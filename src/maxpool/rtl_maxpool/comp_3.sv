==> flow/design.v <==
`timescale 1ns/1ns
module comp_3 #(
               parameter in_length = 8
    )
  (
   input  wire                                      clk   ,
   input  wire                                      reset ,
   input  wire   [in_length-1:0]                    in1   ,
   input  wire   [in_length-1:0]                    in2   ,
   input  wire   [in_length-1:0]                    in3   ,
   input  wire                                      start ,
   output logic  [in_length-1:0]                     o    ,
   output logic                                     o_valid
);
  always_ff @(posedge clk) begin
    if(reset) begin
          o           <= '0;
          o_valid     <= 1'b0;
    end
    else begin
       o_valid        <= start;
      if(start)
        o       <= (in1 > in2) ? ((in1 > in3) ? in1 : in3) : ((in2 > in3) ? in2 : in3);
    end
  end
endmodule
======== From RTL to reports: comp_3 ========
What the tools print for comp_3, step after step.
Lines are those of the file above, counted from 1.
Operators carry their Yosys type and port widths (W data, S select, Z words).
Cell names lack the library's common part.
A cell with -- has no value.
set-up
  top ..................................... comp_3
  clock ................................... clk
  cell library ............................ sky130hd
  timing corner ........................... tt_025C_1v80

======== Word level ========
Source: Yosys, flattened and elaborated, memories not mapped. Widths are those after wreduce; folded enables and synchronous resets count as part of the registers. Registers that Yosys merges into a memory's read port (data or address) are not register bits. Print and check cells do not count. Equal cells are merged and count once.
word-level totals
  output and inout port bits .............. 9
  register bits after elaboration ......... 9
  elaborated cells ........................ 8
  bits of input ports ..................... 27
operators by class
  muxes and demuxes ....................... 3
  $lt $le $gt $ge ......................... 3
operator list
  kind          number
  $gt A8 B8 Y1  3
  $mux W8       3

======== Depth ========
Depth = most cells in a row (Yosys ltp): at word level without a register or memory, in the mapped netlist without a sequential cell, where the memories' decode and read muxes count.
logic depth
  depth in word-level cells ............... 3
  ABC_AREA ................................ 0
  depth in mapped cells ................... 9
  gate-level depth less buffers ........... 8

======== Netlist ========
The flow's flattened synthesis, as Yosys stat reports it; memories are mapped. The netlist is that of the ABC_AREA named above (0 if unset); the other value can give another one.
cell types
  type      number  total area (µm²)
  ha_1      24      300.288
  dfxtp_1   9       180.173
  a211oi_1  16      120.115
  mux2i_1   8       80.077
  a21oi_1   14      70.067
  inv_1     16      60.058
  o21bai_1  8       60.058
  nand4_1   6       37.536
  nand2_1   9       33.782
  nor2b_1   4       25.024
  o31ai_4   1       21.27
  a21oi_2   2       17.517
  o211ai_1  2       15.014
  nor2b_4   1       13.763
  a211oi_2  1       12.512
  o211ai_2  1       12.512
  o31ai_2   1       12.512
  or2_2     2       12.512
Not listed: further types 10, cells in them 13.
mapped netlist
  mapped flip-flops ....................... 9
  area of sequential cells ................ 180.2 µm²
  cell area after synthesis ............... 1,156.1 µm²
  cell count .............................. 138
  buffer cells ............................ 3

======== Worst setup path after synthesis ========
Source: OpenSTA report_checks on the synthesized netlist (no wires, ideal clock, input and output delay 20% of the period each), path of least setup slack; recovery checks are left aside. Register names are those of the netlist, which keeps one name where synthesis merged equal registers.
timing after synthesis
  path kind ............................... input -> register
  start ................................... in in3[1]
  end ..................................... reg o[0]
  path slack .............................. 0.514 ns
  buffers on the path ..................... 1
  delay of the path ....................... 1.503 ns
  external input delay .................... 0.504 ns
  arrival time ............................ 1.921 ns
  data required time ...................... 2.434 ns
  clock period ............................ 2.52 ns
  library setup time ...................... 0.086 ns
  time at the first pin ................... 0.504 ns
  stages on the path ...................... 9
  synthesis period reached ................ 2.006 ns
"delay of the path" = arrival - input delay + setup time.
"stages on the path": output pins that drive a net of the path, with the launching flip-flop's if there is one; two outputs of one cell count as two.
"synthesis period reached" is the clock period less the worst setup slack; recovery checks do not enter. This is arithmetic on one report: input and output delays are still those of the set period (20% each).
Between the ends stands the longest chain of elaborated cells between them, by number of cells; it is not shown to be the way that was timed. Of several equally long chains one is given.
Each line given opens the expression or statement behind the cell; cells for indexed reads and writes are added by Yosys, which also makes memories of some case tables.
between the ends, after synthesis
  cell sequence ........................... inv_1 ha_1 nor2b_1 o211ai_1 a21o_1 buf_2 o2bb2ai_1 a211oi_1 a211oi_1
  length of the longest elaborated chain .. 3
  elaborated cells between the ends (all ways) .. 5
  source lines of those cells ............. 1
  those cells by class .................... 2 x compare; 3 x mux
ends and longest elaborated chain, after synthesis
  what                  line  RTL
  start, declared       10    input  wire   [in_length-1:0]                    in3   ,
  $gt A8 B8 Y1          23    o       <= (in1 > in2) ? ((in1 > in3) ? in1 : in3) : ((in2 > in3) ? in2 : in3);
  $mux W8 (2 in a row)  23
  end, assigned         17    o           <= '0;
  end, assigned         23
  end, declared         12    output logic  [in_length-1:0]                     o    ,

Lab notebook: comp_3

comp_3 through Yosys and OpenROAD on sky130hd: 2 stored runs, unordered, with their settings. The constraints put input and output delay at 20% of the set period each and load the outputs with 0.01 pF.

======== flow run A ========
==> flow/run.sh <==
#!/bin/bash
# the make line also repeats the synthesis and layout settings of config.mk as NAME=value (left out here)
make -C /OpenROAD-flow-scripts/flow DESIGN_CONFIG=/design/flow/config.mk WORK_HOME=/design/flow/orfs CLKGATE_MAP_FILE= finish
==> flow/config.mk <==
export PLATFORM = sky130hd
export DESIGN_NAME = comp_3
export DESIGN_NICKNAME = comp_3
export VERILOG_FILES = /design/flow/design.v
export SDC_FILE = /design/flow/constraint.sdc
export NUM_CORES = 4
export LEC_CHECK = 0
export CAP_MARGIN = 20
export CELL_PAD_IN_SITES_DETAIL_PLACEMENT = 2
export CELL_PAD_IN_SITES_GLOBAL_PLACEMENT = 0
export CORE_ASPECT_RATIO = 1.5
export CORE_MARGIN = 2
export CORE_UTILIZATION = 72
export CTS_CLUSTER_SIZE = 85
export GPL_ROUTABILITY_DRIVEN = 0
export MAX_ROUTING_LAYER = met4
export MIN_ROUTING_LAYER = met2
export PLACE_DENSITY_LB_ADDON = 0.07
export SETUP_SLACK_MARGIN = 0.09
export SLEW_MARGIN = 20
==> flow/constraint.sdc <==
create_clock -name core_clock -period 1.17 [get_ports {clk}]
set_input_delay 0.2340 -clock core_clock [delete_from_list [all_inputs] [get_ports {clk}]]
set_output_delay 0.2340 -clock core_clock [all_outputs]
set_load 0.01 [all_outputs]

-------- flow run A --------
  no results, placement failed with FLW-0024

======== flow run B ========
==> flow/run.sh <==
#!/bin/bash
# the make line also repeats the synthesis and layout settings of config.mk as NAME=value (left out here)
make -C /OpenROAD-flow-scripts/flow DESIGN_CONFIG=/design/flow/config.mk WORK_HOME=/design/flow/orfs CLKGATE_MAP_FILE= finish
==> flow/config.mk <==
export PLATFORM = sky130hd
export DESIGN_NAME = comp_3
export DESIGN_NICKNAME = comp_3
export VERILOG_FILES = /design/flow/design.v
export SDC_FILE = /design/flow/constraint.sdc
export NUM_CORES = 4
export LEC_CHECK = 0
export ABC_AREA = 1
export CAP_MARGIN = 5
export CORE_MARGIN = 7
export CORE_UTILIZATION = 58
export GPL_TIMING_DRIVEN = 0
export PLACE_DENSITY = 0.41
export SETUP_SLACK_MARGIN = 0.21
export SLEW_MARGIN = 20
==> flow/constraint.sdc <==
create_clock -name core_clock -period 1.63 [get_ports {clk}]
set_input_delay 0.3260 -clock core_clock [delete_from_list [all_inputs] [get_ports {clk}]]
set_output_delay 0.3260 -clock core_clock [all_outputs]
set_load 0.01 [all_outputs]

-------- flow run B --------
  no results, clock tree synthesis failed with DPL-0038
