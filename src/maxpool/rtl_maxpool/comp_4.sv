==> flow/design.v <==
`timescale 1ns/1ns
module comp_4 #(
               parameter in_length = 8
    )
  (
   input  wire                                      clk   ,
   input  wire                                      reset ,
   input  wire   [in_length-1:0]                    in1   ,
   input  wire   [in_length-1:0]                    in2   ,
   input  wire   [in_length-1:0]                    in3   ,
   input  wire   [in_length-1:0]                    in4   ,
   input  wire                                      start ,
   output logic [in_length-1:0]                     o     ,
   output logic                                     o_valid
);
  logic       [in_length-1:0]    temp0;
  logic       [in_length-1:0]    temp1;
  enum logic  { level_1 = 1'b0, level_2 = 1'b1} comp_level;
  always_ff @(posedge clk) begin
    if(reset) begin
          o           <=      '0;
          o_valid     <=    1'b0;
          comp_level  <= level_1;
    end
    else begin
       o_valid        <= 1'b0;
      if(start)  begin
        case (comp_level)
          level_1: begin
            temp0      <= (in1 > in2) ? in1 : in2;
            temp1      <= (in3 > in4) ? in3 : in4;
            comp_level <= level_2;
          end
          level_2: begin
            o            <= (temp0 > temp4) ? temp0 : temp4;
            o_valid      <= 1'b1;
            comp_level   <= level_1;
          end
        endcase
      end
    end
  end
endmodule
== From RTL to reports: comp_4 ==
Tool output for the design above, in the order of the flow.
Lines are those of the file above, counted from 1.
The mark n/a stands for no value.

* Top module: comp_4
* Clock input: clk
* Cell library: sky130hd
* Corner: tt_025C_1v80

== Word level ==
Source: Yosys, flattened and elaborated, memories not mapped. Widths are those after wreduce. Registers that Yosys merges into a memory's read port (data or address) are not register bits. Print and check cells do not count. Equal cells are merged and count once.

* Register bits: 18
* Output and inout port bits: 9
* Word-level cells: 16

* Magnitude comparators: 2
* Mux-type cells: 4
* Bitwise operators: 3
* Reduce/logical cells: 3

{| class="wikitable"
|+ Operators with widths
! cell !! count
|-
| 8-bit 2-to-1 mux || 2
|-
| 8-bit by 1-bit greater-than comparator with 1-bit output || 1
|-
| 8-bit greater-than comparator || 1
|-
| 1-bit inverter || 3
|-
| 3-bit AND reduction || 1
|-
| 2-bit AND reduction || 1
|-
| 2-bit OR reduction || 1
|-
| 1-bit parallel mux with 2-bit select || 1
|-
| 1-bit 2-to-1 mux || 1
|}

== Depth ==
Depth = most cells in a row (Yosys ltp): at word level without a register or memory, in the mapped netlist without a sequential cell, where the memories' decode and read muxes count.

* Depth in word-level cells: 2
* ABC_AREA: 0
* Gate-level depth with buffers: 8
* Mapped depth without buffers: 6

== Synthesis result ==
Source: synth_stat.txt of the flow (Yosys; design flattened, memories mapped). It holds for the ABC_AREA given above (unset counts as 0); a run with the other value may have another netlist.
Totals and module areas in this step are rounded.

{| class="wikitable"
|+ Cells by type
! cell !! count !! total area (µm²)
|-
| sky130_fd_sc_hd__edfxtp_1 || 8 || 240.23
|-
| sky130_fd_sc_hd__dfxtp_1 || 10 || 200.192
|-
| sky130_fd_sc_hd__a211oi_2 || 9 || 112.608
|-
| sky130_fd_sc_hd__ha_1 || 8 || 100.096
|-
| sky130_fd_sc_hd__nor4b_1 || 8 || 70.067
|-
| sky130_fd_sc_hd__nand2_1 || 17 || 63.811
|-
| sky130_fd_sc_hd__o22ai_1 || 8 || 50.048
|-
| sky130_fd_sc_hd__nor2_1 || 12 || 45.043
|-
| sky130_fd_sc_hd__a21oi_1 || 8 || 40.038
|-
| sky130_fd_sc_hd__nand3_1 || 8 || 40.038
|-
| sky130_fd_sc_hd__nor3_1 || 8 || 40.038
|-
| sky130_fd_sc_hd__inv_1 || 9 || 33.782
|-
| sky130_fd_sc_hd__buf_6 || 2 || 22.522
|-
| sky130_fd_sc_hd__clkbuf_1 || 6 || 22.522
|-
| sky130_fd_sc_hd__o211a_1 || 2 || 20.019
|-
| sky130_fd_sc_hd__nand4_1 || 2 || 12.512
|-
| sky130_fd_sc_hd__or4_4 || 1 || 11.261
|-
| sky130_fd_sc_hd__xnor2_1 || 1 || 8.758
|}

Not listed: further types 7, cells in them 7.

* Mapped cells: 134
* Chip area (Yosys): 1170 µm²
* Flip-flops: 18

== Timing after synthesis ==
OpenSTA on the mapped netlist: ideal clock, no wires. The path of least setup slack (recovery checks aside). Input and output delay are each 20% of the period. Register names are those of the netlist, which keeps one name where synthesis merged equal registers.

* Kind: in2reg
* Start point: input in2[1]
* End point: register temp0[0]
* Clock period: 2420 ps
* Input delay: 484 ps
* Time at the first pin: 484 ps
* Arrival: 2002 ps
* Data required time: 2262 ps
* Setup slack: 260 ps
* Delay of the path: 1676 ps
* Driving pins on the path: 8
* Path buffers: 2
* Synthesis period reached: 2160 ps

"delay of the path" = arrival - input delay + setup time.
"driving pins on the path": output pins that drive a net of the path, with the launching flip-flop's if there is one; two outputs of one cell count as two.
"synthesis period reached" is the clock period less the worst setup slack; recovery checks do not enter. This is arithmetic on one report: input and output delays are still those of the set period (20% each).
Between the ends stands the longest chain of elaborated cells between them, by number of cells; it is not shown to be the way that was timed. Of several equally long chains one is given.
A line is the first line of the expression or statement that the cell stems from. Yosys adds cells for indexed reads and writes and turns some case tables into memories.

* Cells stage by stage: sky130_fd_sc_hd__inv_1 > sky130_fd_sc_hd__ha_1 > sky130_fd_sc_hd__nor2b_1 > sky130_fd_sc_hd__o211a_1 > sky130_fd_sc_hd__buf_6 > sky130_fd_sc_hd__or4_4 > sky130_fd_sc_hd__buf_6 > sky130_fd_sc_hd__a211oi_2
* Length of the longest elaborated chain: 2
* Elaborated cells between the ends (all ways): 2
* RTL lines with such cells: 1

{| class="wikitable"
|+ RTL lines, path post-synthesis
! what !! RTL line !! RTL
|-
| from (decl) || 9 || <nowiki>input  wire   [in_length-1:0]                    in2   ,</nowiki>
|-
| 8-bit greater-than comparator || 30 || <nowiki>temp0      <= (in1 > in2) ? in1 : in2;</nowiki>
|-
| 8-bit 2-to-1 mux || 30 ||
|-
| to (assign) || 30 ||
|-
| to (decl) || 16 || <nowiki>logic       [in_length-1:0]    temp0;</nowiki>
|}

== Path in the finished layout ==
From the final timing report of entry A: the path of least setup slack in the routed layout; clock arrival at registers is part of the times.
The path's times are printed in steps of 10 ps; the period is the one set.

* Kind: in2reg
* Start point: input in2[5]
* End point: register temp0[6]
* Clock period: 3980 ps
* Input delay: 800 ps
* Time at the first pin: 800 ps
* Arrival: 3010 ps
* Data required time: 4010 ps
* Setup slack: 1000 ps
* Driving pins on the path: 7
* Path buffers: 1

Between the ends stands the longest chain of elaborated cells between them, by number of cells; it is not shown to be the way that was timed. Of several equally long chains one is given.

* Cells stage by stage: sky130_fd_sc_hd__clkdlybuf4s50_1 > sky130_fd_sc_hd__inv_1 > sky130_fd_sc_hd__ha_1 > sky130_fd_sc_hd__a211oi_2 > sky130_fd_sc_hd__nor2_1 > sky130_fd_sc_hd__or4_4 > sky130_fd_sc_hd__a211oi_2
* Length of the longest elaborated chain: 2
* Elaborated cells between the ends (all ways): 2
* RTL lines with such cells: 1

{| class="wikitable"
|+ RTL lines, path after layout
! what !! RTL line !! RTL
|-
| from (decl) || 9 || <nowiki>input  wire   [in_length-1:0]                    in2   ,</nowiki>
|-
| 8-bit greater-than comparator || 30 || <nowiki>temp0      <= (in1 > in2) ? in1 : in2;</nowiki>
|-
| 8-bit 2-to-1 mux || 30 ||
|-
| to (assign) || 30 ||
|-
| to (decl) || 16 || <nowiki>logic       [in_length-1:0]    temp0;</nowiki>
|}

FLOW RESULTS
============

Top module comp_4; platform sky130hd; tools Yosys and OpenROAD; 2 stored runs in no particular order. Input and output delays are each 20% of the period that was set; the output load is 0.01 pF.
"achieved clock period": clock period set for the run, less the worst setup slack. It is reckoned from that one timing run; input and output delays stay at 20% of the period that was set.
By "worst setup path time" is meant the share of the clock period that the worst setup path is allowed (20% is reserved at inputs, 20% at outputs), minus its slack. Clock arrival times at its registers enter into it.
By "power" is meant OpenSTA's value without simulated activity: inputs other than the clock are taken to toggle once in ten clock periods, and the tool carries that through the logic.
"worst setup path time" is known to 10 ps.
Values from the reports are rounded here.

Entry A
==> flow/run.sh <==
#!/bin/bash
# the make line also repeats the synthesis and layout settings of config.mk as NAME=value (left out here)
make -C /OpenROAD-flow-scripts/flow DESIGN_CONFIG=/design/flow/config.mk WORK_HOME=/design/flow/orfs CLKGATE_MAP_FILE= finish
==> flow/config.mk <==
export PLATFORM = sky130hd
export DESIGN_NAME = comp_4
export DESIGN_NICKNAME = comp_4
export VERILOG_FILES = /design/flow/design.v
export SDC_FILE = /design/flow/constraint.sdc
export NUM_CORES = 4
export LEC_CHECK = 0
export CAP_MARGIN = 20
export CORE_MARGIN = 2
export CORE_UTILIZATION = 40
export SLEW_MARGIN = 20
==> flow/constraint.sdc <==
create_clock -name core_clock -period 3.98 [get_ports {clk}]
set_input_delay 0.7960 -clock core_clock [delete_from_list [all_inputs] [get_ports {clk}]]
set_output_delay 0.7960 -clock core_clock [all_outputs]
set_load 0.01 [all_outputs]

==> results of entry A <==
chip area after synthesis (Yosys): 1170 µm²
die area: 3390 µm²
standard-cell area of the final layout: 1470 µm²
utilization: 0.53
worst setup slack after layout: 1000 ps
total negative slack: 0 ps
power: 0.450 mW
achieved clock period: 2980 ps
worst setup path time: 2180 ps
worst setup path kind: in2reg

Entry B
==> flow/run.sh <==
#!/bin/bash
# the make line also repeats the synthesis and layout settings of config.mk as NAME=value (left out here)
make -C /OpenROAD-flow-scripts/flow DESIGN_CONFIG=/design/flow/config.mk WORK_HOME=/design/flow/orfs CLKGATE_MAP_FILE= finish
==> flow/config.mk <==
export PLATFORM = sky130hd
export DESIGN_NAME = comp_4
export DESIGN_NICKNAME = comp_4
export VERILOG_FILES = /design/flow/design.v
export SDC_FILE = /design/flow/constraint.sdc
export NUM_CORES = 4
export LEC_CHECK = 0
export CAP_MARGIN = 10
export CELL_PAD_IN_SITES_DETAIL_PLACEMENT = 0
export CORE_MARGIN = 9
export CORE_UTILIZATION = 18
export GPL_ROUTABILITY_DRIVEN = 0
export GPL_TIMING_DRIVEN = 0
export HOLD_SLACK_MARGIN = 0.09
export MIN_ROUTING_LAYER = met1
export SETUP_SLACK_MARGIN = -0.2
export SLEW_MARGIN = 35
export TNS_END_PERCENT = 85
==> flow/constraint.sdc <==
create_clock -name core_clock -period 2.47 [get_ports {clk}]
set_input_delay 0.4940 -clock core_clock [delete_from_list [all_inputs] [get_ports {clk}]]
set_output_delay 0.4940 -clock core_clock [all_outputs]
set_load 0.01 [all_outputs]

==> results of entry B <==
chip area after synthesis (Yosys): 1170 µm²
die area: 9760 µm²
standard-cell area of the final layout: 1600 µm²
utilization: 0.252
worst setup slack after layout: -148 ps
total negative slack: -661 ps
power: 0.771 mW
achieved clock period: 2618 ps
worst setup path time: 2120 ps
worst setup path kind: in2reg
