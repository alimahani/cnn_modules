==> flow/design.v <==
`timescale 1ns/1ns
module mac_i #(
               parameter num        = 3,
               parameter in1_length = 8,
               parameter in2_length = 8
    )
  (
   input  wire                                                            clk   ,
   input  wire                                                            reset ,
   input  wire  [in1_length-1:0]                                          in1   ,
   input  wire  [in2_length-1:0]                                          in2   ,
   input  wire                                                            start ,
   output logic [(in1_length + in2_length) + num - 1:0]                   o     ,
   output logic                                     o_valid
);
  always_ff @(posedge clk) begin
    if(reset) begin
          o           <= '0;
          o_valid     <= 1'b0;
    end
    else begin
       o_valid        <= start;
      if(start)
           o          <= in1 * in2 + o;
    end
  end
endmodule
`timescale 1ns/1ns
module pe #(
               parameter num        = 3,
               parameter inleft_l   = 8,
               parameter intop_l    = 8
    )
  (
   input  wire                                                            clk   ,
   input  wire                                                            reset ,
   input  wire   [inleft_l-1:0]                                           in1   ,
   input  wire   [intop_l-1:0]                                            in2   ,
   input  wire                                                            start ,
   output logic  [inleft_l-1:0]                                           o_r   ,
   output logic  [intop_l-1:0]                                            o_b   ,
   output logic  [(inleft_l + intop_l) + num - 1:0]                        o    ,
   output logic                                                           o_valid
);
  wire  [(inleft_l + intop_l) + num - 1 : 0]       o_t;
  wire                                         valid_t;
  always_ff @(posedge clk) begin
    if(reset) begin
          o           <= '0;
          o_r         <= '0;
          o_b         <= '0;
          o_valid     <= 1'b0;
    end
    else begin
       o_valid        <= valid_t;
      if(start) begin
           o          <= o_t;
           o_r        <= in1;
           o_b        <= in2;
      end
    end
  end
  mac_i #(
    .num        (num),
    .in1_length (inleft_l),
    .in2_length (intop_l) )
  mac1 (
    .clk    (clk),
    .reset  (reset),
    .in1    (in1),
    .in2    (in2),
    .start  (start),
    .o      (o_t),
    .o_valid(valid_t)
  );
endmodule
* From RTL to reports: pe
What the tools print for pe, step after step.
Line numbers count from 1 in the design file above.
Library cell names are shortened.
Not given: --
- Top module :: pe
- Clock :: clk
- Library :: sky130hd
- Library corner :: tt_025C_1v80

* Word-level counts
Source: Yosys, flattened and elaborated, memories not mapped. Widths are those after wreduce; folded enables and synchronous resets count as part of the registers. Registers that Yosys merges into a memory's read port (data or address) are not register bits. Print and check cells do not count. Equal cells are merged and count once.
- Word-level cells :: 8
- Output and inout port bits :: 36
- Flip-flop bits (word level) :: 56
- Multiply operators :: 1
- Add/sub/neg operators :: 1
** Operators by type and width (count)
- 8-bit by 8-bit multiplier with 16-bit output :: 1
- 19-bit adder :: 1

* Logic depth
Yosys ltp: most cells in a row. Word level: on the elaborated netlist, between registers, memories and ports. Mapped: between sequential cells and ports; inverters and the memories' decode and read muxes count.
- Word-level depth :: 2
- ABC_AREA :: 0
- Depth in mapped cells :: 23
- Gate-level depth less buffers :: 23

* After synthesis
Yosys stat after the flow's synthesis: flattened, memories mapped to cells. It holds for the ABC_AREA given above (unset counts as 0); a run with the other value may have another netlist.
- Flip-flop cells :: 56
- Synthesis area :: 0.0049135 mm^2
- Cell count :: 545
** Cell types
- dfxtp_1 :: count 56, area in all 1.12E+03 um^2
- fa_1 :: count 37, area in all 740.71 um^2
- ha_1 :: count 54, area in all 675.648 um^2
- mux2i_1 :: count 44, area in all 440.422 um^2
- and2_1 :: count 54, area in all 337.824 um^2
- nor2_1 :: count 68, area in all 255.245 um^2
- inv_1 :: count 55, area in all 206.448 um^2
- xnor2_1 :: count 16, area in all 140.134 um^2
- nand2_1 :: count 27, area in all 101.347 um^2
- a21oi_1 :: count 16, area in all 80.077 um^2
- a21o_1 :: count 10, area in all 75.072 um^2
- nor2b_1 :: count 9, area in all 56.304 um^2
- nand3_1 :: count 11, area in all 55.053 um^2
- nand2b_1 :: count 8, area in all 50.048 um^2
- nor3_1 :: count 9, area in all 45.043 um^2
- xor2_1 :: count 5, area in all 43.792 um^2
- o21ai_0 :: count 8, area in all 40.038 um^2
- a211oi_1 :: count 5, area in all 37.536 um^2
Not listed: further types 31, cells in them 53.
By module: a second synthesis without flattening, with its own total; a netlist apart from the flattened one above.
- Cells (unflattened synthesis) :: 505
- Area total of the unflattened synthesis :: 0.0046857 mm^2
Rows give one instance, submodules left out.
** Modules
- mac_i :: cells 390, instances 1, area 0.0033857 mm^2
- pe :: cells 115, instances 1, area 0.0013 mm^2

* Path before layout
Source: OpenSTA report_checks on the synthesized netlist (no wires, ideal clock, input and output delay 20% of the period each), path of least setup slack; recovery checks are left aside. Register names are those of the netlist, which keeps one name where synthesis merged equal registers.
- Kind :: input -> register
- Start point :: input in1[0]
- End point :: register mac1.o[16]
- External input delay :: 1.174 ns
- Period :: 5.87 ns
- Path delay :: 4.994 ns
- Path slack :: -0.298 ns
- Arrival :: 6.047 ns
- Setup time :: 0.121 ns
- Buffers on the path :: 0
- Stages :: 21
- Synthesis period reached :: 6.168 ns
"path delay" is the arrival time less input delay plus setup time.
"stages": output pins that drive a net of the path, with the launching flip-flop's if there is one; two outputs of one cell count as two.
"synthesis period reached" is the clock period less the worst setup slack; recovery checks do not enter. This is arithmetic on one report: input and output delays are still those of the set period (20% each).
Between the ends stands the longest chain of elaborated cells between them, by number of cells; it is not shown to be the way that was timed. Of several equally long chains one is given.
Each line given opens the expression or statement behind the cell; cells for indexed reads and writes are added by Yosys, which also makes memories of some case tables.
- Path through :: nand2_1 fa_1 fa_1 inv_1 fa_1 inv_1 fa_1 inv_1 ha_1 nand2_1 o21ai_0 o41a_1 a21oi_1 xnor2_1 ha_1 a21o_1 a31o_2 a31oi_4 a211oi_1 o21ai_0 mux2_2
- Length of the longest elaborated chain :: 2
** RTL lines, path post-synthesis
- from (decl) :: line 37 : input  wire   [inleft_l-1:0]                                           in1   ,
- 8-bit by 8-bit multiplier with 16-bit output :: line 24 : o          <= in1 * in2 + o;
- 19-bit adder :: line 24
- to (assign) :: line 18 : o           <= '0;
- to (assign) :: line 24
- to (decl) :: line 13 : output logic [(in1_length + in2_length) + num - 1:0]                   o     ,

* Worst path after layout
Path of least setup slack in the final report of entry A (OpenROAD, finished layout, wires in). Where an end is a register, its clock arrival counts in the times.
- Kind :: input -> register
- Start point :: input in2[3]
- End point :: register mac1.o[16]
- Period :: 5.57 ns
- Arrival :: 6.01 ns
- Setup time :: 0.11 ns
- Path slack :: -0.24 ns
- External input delay :: 1.11 ns
- Buffers on the path :: 2
- Stages :: 20
Between the ends stands the longest chain of elaborated cells between them, by number of cells; it is not shown to be the way that was timed. Of several equally long chains one is given.
- Path through :: buf_8 buf_6 and2_4 fa_1 fa_1 fa_1 inv_2 fa_1 inv_2 ha_4 o41a_1 a21oi_2 xnor2_2 ha_1 a21o_1 a31o_2 a31oi_4 a211oi_2 o21ai_1 mux2_4
- Length of the longest elaborated chain :: 2
** RTL lines, path after layout
- from (decl) :: line 38 : input  wire   [intop_l-1:0]                                            in2   ,
- 8-bit by 8-bit multiplier with 16-bit output :: line 24 : o          <= in1 * in2 + o;
- 19-bit adder :: line 24
- to (assign) :: line 18 : o           <= '0;
- to (assign) :: line 24
- to (decl) :: line 13 : output logic [(in1_length + in2_length) + num - 1:0]                   o     ,

Stored flow runs of pe (2 of them; Yosys, OpenROAD, sky130hd). They differ in their settings and are not a sequence. Constraints: input delay and output delay 20% of the set period each, output load 0.01 pF.
"time of the worst setup path" means the part of the period allowed to the worst setup path (the constraints hold back 20% at inputs and 20% at outputs) less its slack; where the path has registers, the arrival times of their clocks count too.

** Entry A
- Settings :: period_ns=5.57; CORE_UTILIZATION=26; SETUP_SLACK_MARGIN=-0.06; PLACE_DENSITY_LB_ADDON=0.25; CORE_ASPECT_RATIO=1.2; GPL_TIMING_DRIVEN=1; CTS_CLUSTER_DIAMETER=334; SLEW_MARGIN=40; MIN_ROUTING_LAYER=met1; CAP_MARGIN=20; CORE_MARGIN=2
- Netlist area reported by Yosys :: 0.0049135 mm^2
- Die outline area :: 0.0200179 mm^2
- Standard-cell area after layout :: 0.0069366 mm^2
- Utilization of the finished layout :: 37.1 %
- Smallest setup slack :: -0.244 ns
- Total negative slack :: -1.431 ns
- Post-route worst hold slack :: 0.443 ns
- Time of the worst setup path :: 4.70 ns
- Worst path kind :: input -> register

** Entry B
- Settings :: period_ns=7.72; CORE_UTILIZATION=38; SETUP_SLACK_MARGIN=0.48; PLACE_DENSITY_LB_ADDON=0.22; CORE_ASPECT_RATIO=0.7; CELL_PAD_IN_SITES_GLOBAL_PLACEMENT=1; CELL_PAD_IN_SITES_DETAIL_PLACEMENT=1; GPL_TIMING_DRIVEN=0; CTS_CLUSTER_DIAMETER=214; CAP_MARGIN=0; SLEW_MARGIN=5; MIN_ROUTING_LAYER=met1; CORE_MARGIN=2
- Netlist area reported by Yosys :: 0.0049135 mm^2
- Die outline area :: 0.01387 mm^2
- Standard-cell area after layout :: 0.0057693 mm^2
- Utilization of the finished layout :: 46.1 %
- Smallest setup slack :: 0.790 ns
- Total negative slack :: 0.000 ns
- Post-route worst hold slack :: 0.441 ns
- Time of the worst setup path :: 5.39 ns
- Worst path kind :: input -> register
